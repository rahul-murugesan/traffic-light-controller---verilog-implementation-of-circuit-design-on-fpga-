==> flow/design.v <==
module Traffic_Light_Controller(
    input clk,rst,
    output reg [2:0]light_M1,
    output reg [2:0]light_S,
    output reg [2:0]light_MT,
    output reg [2:0]light_M2
    );
    parameter  S1=0, S2=1, S3 =2, S4=3, S5=4,S6=5;
    reg [3:0]count;
    reg[2:0] ps;
    parameter  sec7=7,sec5=5,sec2=2,sec3=3;
    always@(posedge clk or posedge rst)
        begin
        if(rst==1)
        begin
        ps<=S1;
        count<=0;
        end
        else
            case(ps)
                S1: if(count<sec7)
                        begin
                        ps<=S1;
                        count<=count+1;
                        end
                    else
                        begin
                        ps<=S2;
                        count<=0;
                        end
                S2: if(count<sec2)
                        begin
                        ps<=S2;
                        count<=count+1;
                        end
                    else
                        begin
                        ps<=S3;
                        count<=0;
                        end
                S3: if(count<sec5)
                        begin
                        ps<=S3;
                        count<=count+1;
                        end
                    else
                        begin
                        ps<=S4;
                        count<=0;
                        end
                S4:if(count<sec2)
                        begin
                        ps<=S4;
                        count<=count+1;
                        end
                    else
                        begin
                        ps<=S5;
                        count<=0;
                        end
                S5:if(count<sec3)
                        begin
                        ps<=S5;
                        count<=count+1;
                        end
                    else
                        begin
                        ps<=S6;
                        count<=0;
                        end
                S6:if(count<sec2)
                        begin
                        ps<=S6;
                        count<=count+1;
                        end
                    else
                        begin
                        ps<=S1;
                        count<=0;
                        end
                default: ps<=S1;
                endcase
            end   
            always@(ps)    
            begin
                case(ps)
                    S1:
                    begin
                       light_M1<=3'b001;
                       light_M2<=3'b001;
                       light_MT<=3'b100;
                       light_S<=3'b100;
                    end
                    S2:
                    begin 
                       light_M1<=3'b001;
                       light_M2<=3'b010;
                       light_MT<=3'b100;
                       light_S<=3'b100;
                    end
                    S3:
                    begin
                       light_M1<=3'b001;
                       light_M2<=3'b100;
                       light_MT<=3'b001;
                       light_S<=3'b100;
                    end
                    S4:
                    begin
                       light_M1<=3'b010;
                       light_M2<=3'b100;
                       light_MT<=3'b010;
                       light_S<=3'b100;
                    end
                    S5:
                    begin
                       light_M1<=3'b100;
                       light_M2<=3'b100;
                       light_MT<=3'b100;
                       light_S<=3'b001;
                    end
                    S6:
                    begin 
                       light_M1<=3'b100;
                       light_M2<=3'b100;
                       light_MT<=3'b100;
                       light_S<=3'b010;
                    end
                    default:
                    begin 
                       light_M1<=3'b000;
                       light_M2<=3'b000;
                       light_MT<=3'b000;
                       light_S<=3'b000;
                    end
                    endcase
            end                
endmodule
=== Step by step through the tools: Traffic_Light_Controller ===
Tool output for the design above, in the order of the flow.
Line numbers count from 1 in the design file above.
A cell with -- has no value.

* Design top: Traffic_Light_Controller
* Clock port: clk
* Cell library: sky130hd
* Timing corner: tt_025C_1v80

=== Word-level counts ===
Yosys after proc, flatten, opt, wreduce and memory -nomap, before mapping. Memory bits, and registers merged into a memory's read port (data or address), are not among the register bits. Print and check cells are not counted. Equal cells are merged and count once.

* $add $sub $neg: 1
* Magnitude comparators: 4
* Equal/unequal tests: 5
* Multiplexer cells: 16
* Reduce/logical cells: 8

{| class="wikitable"
|+ Operators with widths
! operator !! count
|-
| 3-bit parallel mux with 3-bit select || 4
|-
| 3-bit parallel mux with 6-bit select || 1
|-
| 4-bit parallel mux with 4-bit select || 1
|-
| 4-bit two-way mux || 4
|-
| 4-bit OR reduction || 3
|-
| 4-bit by 2-bit less-than comparator with 1-bit output with constant B || 2
|-
| 4-bit by 3-bit less-than comparator with 1-bit output with constant B || 2
|-
| 3-bit by 2-bit equality test with 1-bit output with constant B || 2
|-
| 3-bit equality test with constant B || 2
|-
| 3-bit OR reduction || 2
|-
| 6-bit nonzero test || 1
|-
| 3-bit two-way mux || 2
|-
| 4-bit by 1-bit adder with 4-bit output with constant B || 1
|-
| 3-bit by 1-bit equality test with 1-bit output with constant B || 1
|-
| 3-bit zero test || 1
|-
| 1-bit two-way mux || 3
|-
| 2-bit OR reduction || 1
|-
| 2-bit two-way mux || 1
|}

* Register bits: 7
* Output and inout port bits: 12
* Word-level cells: 36

=== Logic depth ===
Depth = most cells in a row (Yosys ltp): at word level without a register or memory, in the mapped netlist without a sequential cell, where the memories' decode and read muxes count.

* Word-level depth: 3
* ABC_AREA: 0
* Depth in mapped cells: 6

=== Netlist ===
Yosys stat after the flow's synthesis: flattened, memories mapped to cells. It holds for the ABC_AREA given above (unset counts as 0); a run with the other value may have another netlist.
The area totals of this step are shown rounded.

* Cell count: 77
* Mapped area: 670 µm²
* Flip-flop cells: 10

{| class="wikitable"
|+ Cells by type
! type !! count !! area in all (µm²)
|-
| sky130_fd_sc_hd__dfrtp_1 || 9 || 225.216
|-
| sky130_fd_sc_hd__dfstp_2 || 1 || 26.275
|-
| sky130_fd_sc_hd__nor2_1 || 7 || 26.275
|-
| sky130_fd_sc_hd__a21oi_1 || 5 || 25.024
|-
| sky130_fd_sc_hd__ha_1 || 2 || 25.024
|-
| sky130_fd_sc_hd__nor3_1 || 5 || 25.024
|-
| sky130_fd_sc_hd__o31ai_2 || 2 || 25.024
|-
| sky130_fd_sc_hd__buf_6 || 2 || 22.522
|-
| sky130_fd_sc_hd__clkbuf_1 || 6 || 22.522
|-
| sky130_fd_sc_hd__inv_1 || 6 || 22.522
|-
| sky130_fd_sc_hd__or4_4 || 2 || 22.522
|-
| sky130_fd_sc_hd__o21ai_0 || 4 || 20.019
|-
| sky130_fd_sc_hd__nand2_1 || 5 || 18.768
|-
| sky130_fd_sc_hd__clkbuf_8 || 1 || 13.763
|-
| sky130_fd_sc_hd__nand2b_1 || 2 || 12.512
|-
| sky130_fd_sc_hd__or3_1 || 2 || 12.512
|-
| sky130_fd_sc_hd__nor2_4 || 1 || 11.261
|-
| sky130_fd_sc_hd__dlygate4sd3_1 || 1 || 10.01
|}

Other cell types: 14; their cells: 14.

=== Timing after synthesis ===
Path of least setup slack by OpenSTA after synthesis, without wires, with an ideal clock, recovery checks aside; 20% of the period is set as input and as output delay. Where synthesis merged equal registers, the netlist keeps one of their names.

* Path kind: reg-to-output
* Start: register ps
* End: output light_MT[2]
* Clock period: 2030 ps
* External output delay: 406 ps
* Launch time at the first pin: 0 ps
* Arrival time: 1143 ps
* Required time: 1624 ps
* Path slack: 481 ps
* Delay of the path: 1143 ps
* Driving pins on the path: 3
* Path buffers: 0
* Synthesis period reached: 1549 ps

"delay of the path" = arrival - input delay + setup time.
At an output port there is no setup time.
"driving pins on the path": output pins that drive a net of the path, with the launching flip-flop's if there is one; two outputs of one cell count as two.
"synthesis period reached" = period - worst setup slack (recovery checks aside). The figure is calculated, with input and output delays left at 20% of the set period.
An end named without its bit number is one bit of that signal or, where synthesis recoded a state register, one of its new flip-flops.
Between the ends stands the longest chain of elaborated cells between them, by number of cells; it is not shown to be the way that was timed. Of several equally long chains one is given.
A line is the first line of the expression or statement that the cell stems from. Yosys adds cells for indexed reads and writes and turns some case tables into memories.
At most two assigning lines are given for a register; there are more.

* Cell sequence: sky130_fd_sc_hd__dfrtp_1 > sky130_fd_sc_hd__or2_2 > sky130_fd_sc_hd__or3_1
* Length of the longest elaborated chain: 3

{| class="wikitable"
|+ RTL lines, path after synthesis
! element !! RTL line !! RTL
|-
| start, declared || 10 || <nowiki>reg[2:0] ps;</nowiki>
|-
| start, assigned || 16 || <nowiki>ps<=S1;</nowiki>
|-
| start, assigned || 23 || <nowiki>ps<=S1;</nowiki>
|-
| 3-bit equality test || 86 || <nowiki>case(ps)</nowiki>
|-
| 4-bit OR reduction || -- ||
|-
| 3-bit parallel mux with 3-bit select || 86 ||
|-
| end, declared || 5 || <nowiki>output reg [2:0]light_MT,</nowiki>
|}

Some nets on the timed path still bear RTL names; the line given drives or declares the net.

{| class="wikitable"
|+ Named nets, after synthesis
! signal !! RTL line
|-
| light_M1[2] || 86
|}

=== Worst path after layout ===
From the final timing report of run 1: the path of least setup slack in the routed layout; clock arrival at registers is part of the times.
The report prints the path's times to 10 ps; the period is as set.

* Path kind: reg-to-output
* Start: register ps
* End: output light_S[2]
* Clock period: 1530 ps
* External output delay: 310 ps
* Launch time at the first pin: 280 ps
* Arrival time: 1500 ps
* Required time: 1220 ps
* Path slack: -280 ps
* Driving pins on the path: 4
* Path buffers: 2

An end named without its bit number is one bit of that signal or, where synthesis recoded a state register, one of its new flip-flops.
Between the ends stands the longest chain of elaborated cells between them, by number of cells; it is not shown to be the way that was timed. Of several equally long chains one is given.
At most two assigning lines are given for a register; there are more.

* Cell sequence: sky130_fd_sc_hd__dfrtp_1 > sky130_fd_sc_hd__buf_6 > sky130_fd_sc_hd__or4_4 > sky130_fd_sc_hd__buf_6
* Length of the longest elaborated chain: 3

{| class="wikitable"
|+ RTL lines, path post-layout
! element !! RTL line !! RTL
|-
| start, declared || 10 || <nowiki>reg[2:0] ps;</nowiki>
|-
| start, assigned || 16 || <nowiki>ps<=S1;</nowiki>
|-
| start, assigned || 23 || <nowiki>ps<=S1;</nowiki>
|-
| 3-bit by 2-bit equality test with 1-bit output || 86 || <nowiki>case(ps)</nowiki>
|-
| 4-bit OR reduction || -- ||
|-
| 3-bit parallel mux with 3-bit select || 86 ||
|-
| end, declared || 4 || <nowiki>output reg [2:0]light_S,</nowiki>
|}

--- measured runs ---
Flow measurements of Traffic_Light_Controller on sky130hd: 2 stored runs with different settings, listed in no order. Input and output delays are each 20% of the period that was set; the output load is 0.01 pF.
"achieved period" means the clock period less the worst setup slack. The figure is calculated, with input and output delays left at 20% of the set period.
"critical setup path time" is the time allowed to the run's worst setup path (the clock period less input and output delay, where it has them) less its slack. Clock arrival times count: a late capture clock shortens it, a late launch clock lengthens it.
"total power of the final layout" rests on the timing tool's default activity at the inputs, not on a simulated workload.
"critical setup path time" is given in steps of 10 ps.
Measured values are rounded.

=== Run 1 ===
{| class="wikitable"
! Setting !! Value
|-
| period_ns || 1.53
|-
| CORE_UTILIZATION || 25
|-
| SETUP_SLACK_MARGIN || 0.31
|-
| PLACE_DENSITY_LB_ADDON || 0.09
|-
| HOLD_SLACK_MARGIN || -0.05
|-
| CELL_PAD_IN_SITES_DETAIL_PLACEMENT || 2
|-
| TNS_END_PERCENT || 60
|-
| ABC_AREA || 0
|-
| GPL_TIMING_DRIVEN || 0
|-
| CAP_MARGIN || 20
|-
| MAX_ROUTING_LAYER || met4
|-
| CORE_MARGIN || 2
|-
| SLEW_MARGIN || 20
|-
! Result !! Value
|-
| Achieved period || 1806 ps
|-
| Summed negative setup slack || -1400 ps
|-
| Critical setup path time || 1500 ps
|-
| Worst setup path kind || reg-to-output
|-
| Die footprint || 3100 µm²
|-
| Final design utilization || 45 %
|-
| Worst setup slack after layout || -280 ps
|-
| Total power of the final layout || 480 uW
|-
| Area of the synthesized netlist || 670 µm²
|-
| Standard-cell area of the final layout || 1100 µm²
|}

=== Run 2 ===
{| class="wikitable"
! Setting !! Value
|-
| period_ns || 2.23
|-
| CORE_UTILIZATION || 54
|-
| SETUP_SLACK_MARGIN || 0.65
|-
| PLACE_DENSITY_LB_ADDON || 0.02
|-
| CORE_ASPECT_RATIO || 0.82
|-
| CORE_MARGIN || 3
|-
| CELL_PAD_IN_SITES_DETAIL_PLACEMENT || 1
|-
| TNS_END_PERCENT || 10
|-
| ABC_AREA || 1
|-
| CTS_CLUSTER_SIZE || 93
|-
| CTS_CLUSTER_DIAMETER || 65
|-
| SLEW_MARGIN || 15
|-
| MAX_ROUTING_LAYER || met5
|-
| CAP_MARGIN || 20
|}
Stopped before the end: clock tree synthesis reported DPL-0033.
--- end ---
